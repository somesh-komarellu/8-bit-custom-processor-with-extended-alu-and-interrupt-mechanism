==> flow/design.v <==
module ALU(
    input [7:0] A,           
    input [7:0] B,           
    input [3:0] ALUControl,
    output reg [7:0] ALUResult   
);
always @(*) begin
    ALUResult = 8'hXX; 
    case (ALUControl)
        4'b0000: ALUResult = A + B;             
        4'b0001: ALUResult = A - B;             
        4'b0010: ALUResult = A & B;             
        4'b0011: ALUResult = A | B;             
        4'b0100: ALUResult = A ^ B;             
        4'b0101: ALUResult = A << 1;            
        4'b0110: ALUResult = A >> 1;            
        4'b0111: ALUResult = (B != 0) ? (A % B) : 8'hFF;  
        4'b1000: ALUResult = A * A;             
        4'b1001: ALUResult = {7'b0, ^(A)};      
        4'b1010: ALUResult = ~A;                
        default: ALUResult = 8'hXX;             
    endcase
end
endmodule
module Instruction_Decoder (
    input [7:0] instruction,
    output reg [3:0] alu_control_out,  
    output reg [1:0] rs1_addr,         
    output reg [1:0] rs2_addr,         
    output reg [1:0] rd_addr,          
    output reg RegWrite
);
always @(*) begin
    alu_control_out = instruction[7:4];
    rd_addr         = instruction[3:2];
    rs1_addr        = instruction[1:0];
    rs2_addr        = instruction[3:2];  
    if (instruction == 8'h00) begin
        RegWrite  = 1'b0;  
        alu_control_out = 4'b0000;
    end else begin
        RegWrite  = 1'b1;  
    end
end
endmodule 
module Instruction_Memory (
    input [7:0] address,      
    output reg [7:0] instruction  
);
    reg [7:0] memory [0:255];  
    integer i;  
initial begin
    for (i = 0; i < 256; i = i + 1) begin
        memory[i] = 8'h00;
    end
    memory[0] = {4'b0000, 2'b00, 2'b01};  
    memory[1] = {4'b0001, 2'b01, 2'b00};  
    memory[2] = {4'b1000, 2'b10, 2'b00};  
    memory[3] = {4'b0010, 2'b11, 2'b00};  
    memory[4] = {4'b0011, 2'b00, 2'b01};  
    memory[5] = {4'b0100, 2'b01, 2'b00};  
    memory[6] = {4'b0101, 2'b10, 2'b00};  
    memory[7] = {4'b0110, 2'b11, 2'b10};  
    memory[8] = {4'b0111, 2'b00, 2'b10};  
    memory[9] = {4'b1001, 2'b01, 2'b10};  
    memory[10] = {4'b1010, 2'b00, 2'b00};  
    memory[11] = 8'h00;
end
    always @(*) begin
        instruction = memory[address];
    end
endmodule
module Program_Counter (
    input clk,
    input reset,
    output reg [7:0] pc_out
);
    reg [7:0] return_address;  
always @(posedge clk or posedge reset) begin
    if (reset) begin
        pc_out <= 8'd0;
    end 
	else begin
        pc_out <= pc_out + 1;
    end
end
endmodule
module Reg_File(
    input clk,
    input reset,
    input RegWrite,  
    input [1:0] ReadReg1, ReadReg2, WriteReg,  
    input [7:0] WriteData,                
    output reg [7:0] ReadData1, ReadData2  
);
reg [7:0] registers [0:31];
integer i;
always @(posedge clk or posedge reset) begin
    if (reset) begin
        for (i = 0; i < 32; i = i + 1) begin
            registers[i] <= 8'b0;
        end
        registers[1] <= 8'd0;  
        registers[2] <= 8'd0;  
    end else if (RegWrite) begin  
        if (WriteReg < 4) begin  
            registers[WriteReg] <= WriteData;
        end
    end
end
always @(*) begin
    if (ReadReg1 < 4 && ReadReg2 < 4) begin  
        ReadData1 = registers[ReadReg1];
        ReadData2 = registers[ReadReg2];
    end else begin  
        ReadData1 = 8'hXX;
        ReadData2 = 8'hXX;
    end
end
endmodule
module Top_Level_Processor(
    input clk,
    input reset,
    input tb_RegWrite,       
    input [1:0] tb_WriteReg,
    input [7:0] tb_WriteData,
    output [7:0] pc_out,
    output [7:0] instruction,
    output [7:0] ALUResult_out
);
    wire [3:0] alu_control_signal_from_decoder;
    wire [1:0] dec_rs1_addr, dec_rs2_addr, dec_rd_addr;  
    wire [7:0] regData1, regData2;
    wire [7:0] alu_internal_result;
    wire id_RegWrite;  
    wire [7:0] pc_current;
    wire [7:0] instruction_fetched;
    Program_Counter PC_inst (
        .clk(clk),
        .reset(reset),
        .pc_out(pc_current)
    );
    Instruction_Memory IM_inst (
        .address(pc_current),
        .instruction(instruction_fetched)
    );
    Instruction_Decoder ID_inst (
        .instruction(instruction_fetched),
        .alu_control_out(alu_control_signal_from_decoder),
        .rs1_addr(dec_rs1_addr),
        .rs2_addr(dec_rs2_addr),
        .rd_addr(dec_rd_addr),
        .RegWrite(id_RegWrite)  
    );
    Reg_File RF_inst (
        .clk(clk),
        .reset(reset),
        .RegWrite(tb_RegWrite),
        .ReadReg1(dec_rs1_addr),
        .ReadReg2(dec_rs2_addr),
        .WriteReg(tb_RegWrite ? tb_WriteReg : dec_rd_addr),
        .WriteData(tb_RegWrite ? tb_WriteData : alu_internal_result),
        .ReadData1(regData1),
        .ReadData2(regData2)
    );
    ALU ALU_inst (
        .A(regData1),
        .B(regData2),
        .ALUControl(alu_control_signal_from_decoder),
        .ALUResult(alu_internal_result)
    );
    assign pc_out = pc_current;
    assign instruction = instruction_fetched;
    assign ALUResult_out = alu_internal_result;
endmodule
* Reports on Top_Level_Processor
Tool output for the design above, in the order of the flow. Line numbers count from 1 in the design file above. The mark n/a stands for no value.
Set-up: top module Top_Level_Processor, clock clk, library sky130hd, library corner tt_025C_1v80

* After elaboration
Source: Yosys, flattened and elaborated. Widths are those after wreduce. Registers that Yosys merges into a memory's read port (data or address) are not register bits. Print and check cells do not count. Equal cells are merged and count once. Yosys's memory passes give these memory sizes; they may raise the number of words (mostly to a power of two), join words into wider ones and drop unused or constant bits.
Bit counts: cells after elaboration 57, RAM bits 0, register bits after elaboration 40, output and inout port bits 24, latch bits 0, memories kept 1, ROM bits 2048, clocked read ports x word width 0, input bits 13
Memories:
- IM_inst.memory | depth 256, bits a word 8, rd ports 1, write ports 0, line 50 | reg [7:0] memory [0:255];
Operators by class: order comparisons 3, shifts and indexed selects 0, equality and inequality tests 19, multiplexer cells 8, divide/modulo/power cells 1, bitwise operators 4, add/subtract/negate cells 3, $mul 1, reduce/logical cells 12
Operator list (count):
- 8-bit parallel mux with 11-bit select | 1
- 8-bit by 8-bit remainder unit with 8-bit output | 1
- 8-bit by 8-bit multiplier with 8-bit output | 1
- 8-bit parallel mux with 4-bit select | 2
- 8-bit two-way mux | 3
- 4-bit by 3-bit equality test with 1-bit output with constant B | 4
- 2-bit equality test with constant B | 6
- 3-bit AND reduction | 4
- 4-bit equality test with constant B | 3
- 2-bit by 3-bit less-than comparator with 1-bit output with constant B | 3
- 4-bit by 2-bit equality test with 1-bit output with constant B | 2
- 8-bit by 1-bit adder with 8-bit output with constant B | 1
- 8-bit adder | 1
- 8-bit subtractor | 1
- 8-bit bitwise AND | 1
- 8-bit OR | 1
- 8-bit bitwise XOR | 1
- 8-bit inverter | 1
- 8-bit logical NOT | 1
- 8-bit nonzero test | 1
- 8-bit XOR reduction | 1
- 2-bit by 1-bit equality test with 1-bit output with constant B | 3
- 2-bit logical NOT | 3
- 4-bit by 1-bit equality test with 1-bit output with constant B | 1
- 4-bit logical NOT | 1
- 4-bit two-way mux | 1
- 2-bit two-way mux | 1
- 1-bit logical AND | 1

* Depth
Depth = most cells in a row (Yosys ltp): at word level without a register or memory, in the mapped netlist without a sequential cell, where the memories' decode and read muxes count.
Depth: depth in word-level cells 6, ABC_AREA 0, gate-level depth with buffers 69, mapped depth without buffers 66

* After synthesis
Yosys stat after the flow's synthesis: flattened, memories mapped to cells. It holds for the ABC_AREA given above (unset counts as 0); a run with the other value may have another netlist.
Mapped netlist: buffer cells 19, synthesis area 6308.6 um^2, sequential part of the area 1001.0 um^2, mapped cells 756, flip-flops 40
Cell types:
- sky130_fd_sc_hd__ha_1 | count 83, area in all 1.04E+03 um^2
- sky130_fd_sc_hd__dfrtp_1 | count 40, area in all 1000.96 um^2
- sky130_fd_sc_hd__mux2_2 | count 43, area in all 484.214 um^2
- sky130_fd_sc_hd__xnor2_1 | count 31, area in all 271.51 um^2
- sky130_fd_sc_hd__mux2i_1 | count 25, area in all 250.24 um^2
- sky130_fd_sc_hd__fa_1 | count 11, area in all 220.211 um^2
- sky130_fd_sc_hd__inv_1 | count 58, area in all 217.709 um^2
- sky130_fd_sc_hd__a21oi_1 | count 42, area in all 210.202 um^2
- sky130_fd_sc_hd__nor2_1 | count 55, area in all 206.448 um^2
- sky130_fd_sc_hd__o21ai_0 | count 35, area in all 175.168 um^2
- sky130_fd_sc_hd__nand2_1 | count 45, area in all 168.912 um^2
- sky130_fd_sc_hd__o21a_1 | count 20, area in all 150.144 um^2
- sky130_fd_sc_hd__nor3_1 | count 25, area in all 125.12 um^2
- sky130_fd_sc_hd__nand2b_1 | count 17, area in all 106.352 um^2
- sky130_fd_sc_hd__o221ai_1 | count 11, area in all 96.342 um^2
- sky130_fd_sc_hd__a21o_1 | count 12, area in all 90.086 um^2
- sky130_fd_sc_hd__nor2b_1 | count 13, area in all 81.328 um^2
- sky130_fd_sc_hd__nand3_1 | count 15, area in all 75.072 um^2
Other cell types: 59; their cells: 175. The figures by module come from a second, unflattened synthesis with its own total; it is not the netlist above.
Unflattened totals: cells (unflattened synthesis) 719, area total of the unflattened synthesis 6438.7 um^2
Each row is one instance without its submodules.
By module:
- ALU | seq. area 0.0 um^2, area 4042.6 um^2, cells 548, instances 1
- Reg_File | seq. area 800.8 um^2, area 1596.5 um^2, cells 89, instances 1
- Program_Counter | seq. area 200.2 um^2, area 320.3 um^2, cells 25, instances 1
- Instruction_Memory | seq. area 0.0 um^2, area 241.5 um^2, cells 33, instances 1
- Top_Level_Processor | seq. area 0.0 um^2, area 161.4 um^2, cells 11, instances 1
- Instruction_Decoder | seq. area 0.0 um^2, area 76.3 um^2, cells 13, instances 1

* Worst setup path after synthesis
Source: OpenSTA report_checks on the synthesized netlist (no wires, ideal clock, input and output delay 20% of the period each), path of least setup slack; recovery checks are left aside. Register names are those of the netlist, which keeps one name where synthesis merged equal registers.
Timing path post-synthesis: kind register to output, start register PC_inst.pc_out[1], end output port ALUResult_out[6], buffers on the path 3, external output delay 3.360 ns, slack -0.055 ns, launch time at the first pin 0.000 ns, data arrival time 13.495 ns, clock period 16.8 ns, delay of the path 13.495 ns, stages 64, data required time 13.440 ns, synthesis period reached 16.855 ns
"delay of the path" is the arrival time less input delay plus setup time. A path that ends at an output port has no setup time. "stages": output pins that drive a net of the path, with the launching flip-flop's if there is one; two outputs of one cell count as two. "synthesis period reached" = period - worst setup slack (recovery checks aside). The figure is calculated, with input and output delays left at 20% of the set period. The rows between start and end are the longest chain of elaborated cells between them; the timing report does not say that the signal goes this way. Where chains are equally long, one stands for them. Each line given opens the expression or statement behind the cell; cells for indexed reads and writes are added by Yosys, which also makes memories of some case tables. The chain passes a memory read, where the word-level depth is cut; so it can be longer than that depth.
On the way, post-synthesis: path through sky130_fd_sc_hd__dfrtp_1 sky130_fd_sc_hd__clkbuf_1 sky130_fd_sc_hd__inv_1 sky130_fd_sc_hd__ha_1 sky130_fd_sc_hd__and3b_1 sky130_fd_sc_hd__clkbuf_1 sky130_fd_sc_hd__o21ai_1 sky130_fd_sc_hd__o22a_1 sky130_fd_sc_hd__nand2_1 sky130_fd_sc_hd__ha_1 sky130_fd_sc_hd__nor2_1 sky130_fd_sc_hd__a221oi_1 sky130_fd_sc_hd__and4b_1 sky130_fd_sc_hd__a31oi_1 sky130_fd_sc_hd__nor2_1 sky130_fd_sc_hd__inv_1 sky130_fd_sc_hd__ha_1 sky130_fd_sc_hd__o21a_1 [28 not listed] sky130_fd_sc_hd__o21ai_2 sky130_fd_sc_hd__o211ai_1 sky130_fd_sc_hd__and2_1 sky130_fd_sc_hd__ha_1 sky130_fd_sc_hd__nand3_1 sky130_fd_sc_hd__a21o_1 sky130_fd_sc_hd__a31oi_1 sky130_fd_sc_hd__mux2_2 sky130_fd_sc_hd__ha_1 sky130_fd_sc_hd__a21oi_1 sky130_fd_sc_hd__o21bai_1 sky130_fd_sc_hd__a211oi_1 sky130_fd_sc_hd__o21ai_0 sky130_fd_sc_hd__a21oi_1 sky130_fd_sc_hd__clkbuf_1 sky130_fd_sc_hd__o21ai_0 sky130_fd_sc_hd__o211a_1 sky130_fd_sc_hd__o31ai_1, cells in the longest elaborated chain 7, elaborated cells between the ends (all ways) 40, RTL lines with such cells 14, classes of those cells add/sub: 2; mul: 1; div: 1; compare: 2; eq/ne: 16; mux: 7; logic: 4; reduce/logical: 6; memory: 1
RTL lines, path post-synthesis:
- start: declaration | line 76 | output reg [7:0] pc_out
- start: assignment | line 81 | pc_out <= 8'd0;
- start: assignment | line 84 | pc_out <= pc_out + 1;
- memory read 256 x 8 bit | line 50 | reg [7:0] memory [0:255];
- 2-bit by 3-bit less-than comparator with 1-bit output | line 112 | if (ReadReg1 < 4 && ReadReg2 < 4) begin
- 1-bit logical AND | line 112
- 8-bit two-way mux | line 112
- 8-bit by 8-bit remainder unit with 8-bit output | line 17 | 4'b0111: ALUResult = (B != 0) ? (A % B) : 8'hFF;
- 8-bit two-way mux | line 17
- 8-bit parallel mux with 11-bit select | line 9 | case (ALUControl)
- end: declaration | line 129 | output [7:0] ALUResult_out

* Worst path after layout
Path of least setup slack in the final report of run 1 (OpenROAD, finished layout, wires in). Where an end is a register, its clock arrival counts in the times.
Timing path after layout: kind register to output, start register PC_inst.pc_out[6], end output port ALUResult_out[4], stages 67, clock period 15.1 ns, buffers on the path 5, slack -0.43 ns, external output delay 3.02 ns, data arrival time 12.51 ns, data required time 12.08 ns, launch time at the first pin 0.28 ns
The rows between start and end are the longest chain of elaborated cells between them; the timing report does not say that the signal goes this way. Where chains are equally long, one stands for them. The chain passes a memory read, where the word-level depth is cut; so it can be longer than that depth.
On the way, after layout: path through sky130_fd_sc_hd__dfrtp_1 sky130_fd_sc_hd__or4_4 sky130_fd_sc_hd__a211oi_4 sky130_fd_sc_hd__o22a_1 sky130_fd_sc_hd__nand2_2 sky130_fd_sc_hd__ha_4 sky130_fd_sc_hd__nor2_2 sky130_fd_sc_hd__a221oi_2 sky130_fd_sc_hd__and4b_1 sky130_fd_sc_hd__nand3_1 sky130_fd_sc_hd__nor2_1 sky130_fd_sc_hd__nor2_1 sky130_fd_sc_hd__inv_1 sky130_fd_sc_hd__ha_4 sky130_fd_sc_hd__o21a_1 sky130_fd_sc_hd__nor2_2 sky130_fd_sc_hd__nand3b_1 sky130_fd_sc_hd__mux2i_2 [31 not listed] sky130_fd_sc_hd__nand3_1 sky130_fd_sc_hd__a21o_1 sky130_fd_sc_hd__a31o_4 sky130_fd_sc_hd__nand2_2 sky130_fd_sc_hd__o21ai_4 sky130_fd_sc_hd__fa_2 sky130_fd_sc_hd__a21oi_4 sky130_fd_sc_hd__o21bai_4 sky130_fd_sc_hd__a211oi_2 sky130_fd_sc_hd__o21ai_1 sky130_fd_sc_hd__a21oi_2 sky130_fd_sc_hd__buf_4 sky130_fd_sc_hd__buf_4 sky130_fd_sc_hd__nor2_1 sky130_fd_sc_hd__a21oi_1 sky130_fd_sc_hd__o21ai_1 sky130_fd_sc_hd__a22oi_2 sky130_fd_sc_hd__buf_2, cells in the longest elaborated chain 7, elaborated cells between the ends (all ways) 40, RTL lines with such cells 14, classes of those cells add/sub: 2; mul: 1; div: 1; compare: 2; eq/ne: 16; mux: 7; logic: 4; reduce/logical: 6; memory: 1
RTL lines, path after layout:
- start: declaration | line 76 | output reg [7:0] pc_out
- start: assignment | line 81 | pc_out <= 8'd0;
- start: assignment | line 84 | pc_out <= pc_out + 1;
- memory read 256 x 8 bit | line 50 | reg [7:0] memory [0:255];
- 2-bit by 3-bit less-than comparator with 1-bit output | line 112 | if (ReadReg1 < 4 && ReadReg2 < 4) begin
- 1-bit logical AND | line 112
- 8-bit two-way mux | line 112
- 8-bit by 8-bit remainder unit with 8-bit output | line 17 | 4'b0111: ALUResult = (B != 0) ? (A % B) : 8'hFF;
- 8-bit two-way mux | line 17
- 8-bit parallel mux with 11-bit select | line 9 | case (ALUControl)
- end: declaration | line 129 | output [7:0] ALUResult_out

Design Top_Level_Processor on sky130hd. What follows are 2 stored runs of the flow, each under its own settings; their order means nothing. The constraints put input and output delay at 20% of the set period each and load the outputs with 0.01 pF.
"worst path time": the worst setup path's part of the clock period (all of it between registers, 20% less for each end at a port) less its slack. A launch clock that arrives late makes it longer, a capture clock that arrives late makes it shorter.
By "power consumption" is meant OpenSTA's value without simulated activity: inputs other than the clock are taken to toggle once in ten clock periods, and the tool carries that through the logic.

[run 1] flow files
==> flow/run.sh <==
#!/bin/bash
# the make line also repeats the synthesis and layout settings of config.mk as NAME=value (left out here)
make -C /OpenROAD-flow-scripts/flow DESIGN_CONFIG=/design/flow/config.mk WORK_HOME=/design/flow/orfs CLKGATE_MAP_FILE= finish
==> flow/config.mk <==
export PLATFORM = sky130hd
export DESIGN_NAME = Top_Level_Processor
export DESIGN_NICKNAME = Top_Level_Processor
export VERILOG_FILES = /design/flow/design.v
export SDC_FILE = /design/flow/constraint.sdc
export NUM_CORES = 4
export LEC_CHECK = 0
export ABC_AREA = 0
export CAP_MARGIN = 0
export CELL_PAD_IN_SITES_DETAIL_PLACEMENT = 0
export CELL_PAD_IN_SITES_GLOBAL_PLACEMENT = 3
export CORE_MARGIN = 9
export CORE_UTILIZATION = 40
export CTS_CLUSTER_DIAMETER = 132
export GPL_ROUTABILITY_DRIVEN = 1
export MAX_ROUTING_LAYER = met4
export PLACE_DENSITY = 0.82
export SLEW_MARGIN = 20
export TNS_END_PERCENT = 60
==> flow/constraint.sdc <==
create_clock -name core_clock -period 15.1 [get_ports {clk}]
set_input_delay 3.0200 -clock core_clock [delete_from_list [all_inputs] [get_ports {clk}]]
set_output_delay 3.0200 -clock core_clock [all_outputs]
set_load 0.01 [all_outputs]

[run 1] result: post-layout utilization 61.0 %; standard-cell area after layout 9341.5 um^2; worst path time 12.51 ns; worst path kind register to output; setup TNS -2.843 ns; chip area in the Yosys report 6308.6 um^2; power consumption 1738 µW; die area 20616.7 um^2; worst setup slack after layout -0.427 ns; worst hold slack in the final report 0.509 ns

[run 2] flow files
==> flow/run.sh <==
#!/bin/bash
# the make line also repeats the synthesis and layout settings of config.mk as NAME=value (left out here)
make -C /OpenROAD-flow-scripts/flow DESIGN_CONFIG=/design/flow/config.mk WORK_HOME=/design/flow/orfs CLKGATE_MAP_FILE= finish
==> flow/config.mk <==
export PLATFORM = sky130hd
export DESIGN_NAME = Top_Level_Processor
export DESIGN_NICKNAME = Top_Level_Processor
export VERILOG_FILES = /design/flow/design.v
export SDC_FILE = /design/flow/constraint.sdc
export NUM_CORES = 4
export LEC_CHECK = 0
export ABC_AREA = 1
export CAP_MARGIN = 30
export CELL_PAD_IN_SITES_DETAIL_PLACEMENT = 2
export CORE_MARGIN = 4
export CORE_UTILIZATION = 19
export CTS_CLUSTER_SIZE = 23
export GPL_ROUTABILITY_DRIVEN = 1
export GPL_TIMING_DRIVEN = 0
export MAX_ROUTING_LAYER = met4
export PLACE_DENSITY_LB_ADDON = 0.27
export SETUP_SLACK_MARGIN = 5.0
export SLEW_MARGIN = 20
==> flow/constraint.sdc <==
create_clock -name core_clock -period 28.1 [get_ports {clk}]
set_input_delay 5.6200 -clock core_clock [delete_from_list [all_inputs] [get_ports {clk}]]
set_output_delay 5.6200 -clock core_clock [all_outputs]
set_load 0.01 [all_outputs]

[run 2] result: post-layout utilization 22.9 %; standard-cell area after layout 7064.3 um^2; worst path time 14.54 ns; worst path kind register to output; setup TNS 0.000 ns; chip area in the Yosys report 6013.3 um^2; power consumption 763 µW; die area 34558.8 um^2; worst setup slack after layout 7.941 ns; worst hold slack in the final report 0.496 ns
